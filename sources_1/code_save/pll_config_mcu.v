==> flow/design.v <==
`timescale 1ns / 1ps
module pll_config_mcu(
    input clk_20Mz_i,
    input rstn_i,
    input spi_busy_i,
    output reg [15:0] spi_tx_data,
    output reg spi_en
    );
reg [5:0] tx_cnt;
always @ (posedge clk_20Mz_i or negedge rstn_i)
begin
    if(~rstn_i)begin
        tx_cnt <= 'd0;
        spi_en <= 'd0; end
    else if(spi_busy_i == 'd0 && tx_cnt <= 'd19) begin
        spi_en <= 'd1;
        tx_cnt <= tx_cnt + 'd1;end
    else if(tx_cnt == 'd18)begin
        tx_cnt <= 'd0;
        spi_en <= 'd0;
        end
end
always @ (posedge clk_20Mz_i or negedge rstn_i)
begin
   if(~rstn_i)
        spi_tx_data <= 'd0;
end
endmodule
# From RTL to reports: pll_config_mcu
# What the tools print for pll_config_mcu, step after step.
# Line numbers count from 1 in the design file above.
# Operators carry their Yosys type and port widths (W data, S select, Z words).
# Cell names lack the library's common part.
# The mark -- stands for no value.
# design
top	pll_config_mcu
clock	clk_20Mz_i
library	sky130hd
pvt_corner	tt_025C_1v80

# Word-level counts
# Counts by Yosys on the flattened word-level netlist (proc, flatten, opt, wreduce; memories kept). Register bits leave out memories and registers merged into their read ports (data or address). Print and check cells are left out. Cells with the same type and inputs are merged into one.
# bits
rom_bits	0
clocked_rd_ports_x_width	0
latch_bits	0
regBits	7
mem_bits_rw	0
elab_cells	12
output_inout_bits	17
inputBits	3
memories	0
# op_classes
n_logic	1
n_div	0
n_eq	1
muxes	4
n_mul	0
add_sub_neg	1
shifts	0
reduce_logical	2
compare	1
# op_table
op	n
$mux W6	2
$add A6 B1 Y6 const B	1
$le A6 B5 Y1 const B	1
$eq A6 B5 Y1 const B	1
$reduce_bool A2 Y1	1
$mux W1	2
$logic_and A1 B1 Y1	1
$not A1 Y1	1

# Logic depth
# Longest topological path by Yosys (ltp), each cell counted once; first at word level (registers and memories cut), then after technology mapping (sequential cells cut; the memories' decode and read muxes count).
# logic_depth
depth_word	3
ABC_AREA	0
mapped_depth	5
ltp_nobuf	5

# After synthesis
# Source: synth_stat.txt of the flow (Yosys; design flattened, memories mapped). It holds for the ABC_AREA given above (unset counts as 0); a run with the other value may have another netlist.
# Totals and module areas in this step are rounded.
# synth_totals
mapped_cells	52
n_buf	17
flip_flops	7
yosys_area_um2	475
# types
cell	n	type_area_um2
dfrtp_1	7	175.168
buf_4	16	120.115
ha_1	2	25.024
a31oi_1	3	18.768
a221oi_2	1	15.014
o21ai_0	3	15.014
inv_1	3	11.261
nand2_1	3	11.261
a21oi_1	2	10.01
mux2i_1	1	10.01
or2_4	1	8.758
xnor2_1	1	8.758
nand3b_1	1	7.507
nor2_1	2	7.507
nand4_1	1	6.256
nor2b_1	1	6.256
o22ai_1	1	6.256
nand3_1	1	5.005
# Not listed: further types 2, cells in them 2.

# Worst setup path after synthesis
# Path of least setup slack by OpenSTA after synthesis, without wires, with an ideal clock, recovery checks aside; 20% of the period is set as input and as output delay. Where synthesis merged equal registers, the netlist keeps one of their names.
# synth_timing
kind	flip-flop to flip-flop
startpoint	register tx_cnt[3]
endpoint	register tx_cnt[1]
t_required_ps	1303
clock_period_ps	1430
delay_ps	1137
t_first_pin_ps	0
path_slack_ps	293
arrival_ps	1010
driving_pins	4
path_buffers	0
setup_ps	127
synth_period_reached_ps	1137
# "delay_ps" = arrival - input delay + setup time.
# "driving_pins": output pins that drive a net of the path, with the launching flip-flop's if there is one; two outputs of one cell count as two.
# "synth_period_reached_ps" is the clock period less the worst setup slack; recovery checks do not enter. This is arithmetic on one report: input and output delays are still those of the set period (20% each).
# The rows between start and end are the longest chain of elaborated cells between them; the timing report does not say that the signal goes this way. Where chains are equally long, one stands for them.
# Each line given opens the expression or statement behind the cell; cells for indexed reads and writes are added by Yosys, which also makes memories of some case tables.
# A register here has more assigning lines than the two given.
# synth_between
path_cell_list	dfrtp_1 > or2_4 > a221oi_2 > o22ai_1
elab_chain_cells	3
cells_between	6
cone_lines	2
cone_classes	1 x compare; 1 x eq/ne; 2 x mux; 2 x reduce/logical
# synth_lines
item	line	text
start, declared	9	reg [5:0] tx_cnt;
start, assigned	13	tx_cnt <= 'd0;
start, assigned	17	tx_cnt <= tx_cnt + 'd1;end
$le A6 B5 Y1	15	else if(spi_busy_i == 'd0 && tx_cnt <= 'd19) begin
$logic_and A1 B1 Y1	15
$mux W6	15
end, assigned	13
end, assigned	17
end, declared	9

# Worst path after layout
# From the final timing report of record 2: the path of least setup slack in the routed layout; clock arrival at registers is part of the times.
# The path's times are printed in steps of 10 ps; the period is the one set.
# layout_timing
kind	flip-flop to flip-flop
startpoint	register tx_cnt[0]
endpoint	register tx_cnt[1]
setup_ps	110
driving_pins	6
arrival_ps	1260
t_required_ps	1040
t_first_pin_ps	230
path_buffers	0
path_slack_ps	-210
clock_period_ps	925
# The rows between start and end are the longest chain of elaborated cells between them; the timing report does not say that the signal goes this way. Where chains are equally long, one stands for them.
# A register here has more assigning lines than the two given.
# layout_between
path_cell_list	dfrtp_1 > inv_2 > ha_4 > nand2_4 > a221oi_4 > o22ai_1
elab_chain_cells	3
cells_between	7
cone_lines	3
cone_classes	1 x add/sub; 1 x compare; 1 x eq/ne; 2 x mux; 2 x reduce/logical
# layout_lines
item	line	text
start, declared	9	reg [5:0] tx_cnt;
start, assigned	13	tx_cnt <= 'd0;
start, assigned	17	tx_cnt <= tx_cnt + 'd1;end
$le A6 B5 Y1	15	else if(spi_busy_i == 'd0 && tx_cnt <= 'd19) begin
$logic_and A1 B1 Y1	15
$mux W6	15
end, assigned	13
end, assigned	17
end, declared	9

# Measured data: module pll_config_mcu, platform sky130hd, 2 stored runs of the flow under differing settings, order arbitrary. Input and output delays are each 20% of the period that was set; the output load is 0.01 pF.
# "timing.achieved_period_ps" = clock period - worst setup slack. The figure is calculated, with input and output delays left at 20% of the set period.
# Results are given in rounded form.
# Settings: -- = not set for that run.
# Results: -- = not shown.
run	period_ns	CORE_UTILIZATION	PLACE_DENSITY_LB_ADDON	CORE_ASPECT_RATIO	CORE_MARGIN	CELL_PAD_IN_SITES_DETAIL_PLACEMENT	ABC_AREA	GPL_TIMING_DRIVEN	CTS_CLUSTER_SIZE	CAP_MARGIN	MAX_ROUTING_LAYER	SLEW_MARGIN	SETUP_SLACK_MARGIN	TNS_END_PERCENT	timing.achieved_period_ps	finish.stdcell_area_um2	fin_ws_ps	fin_util_pct	dieArea_um2	synth_chip_area_um2	tns_ps
record 1	2.05	39	0.09	0.67	6	1	1	1	50	0	met5	20	--	--	--	--	--	--	--	--	--
record 2	0.925	46	0.06	--	5	--	--	--	45	0	--	40	0.2	55	1139	591	-214	62.2	1780	475	-1040
# Record 1: no results, floorplanning failed with PDN-0185
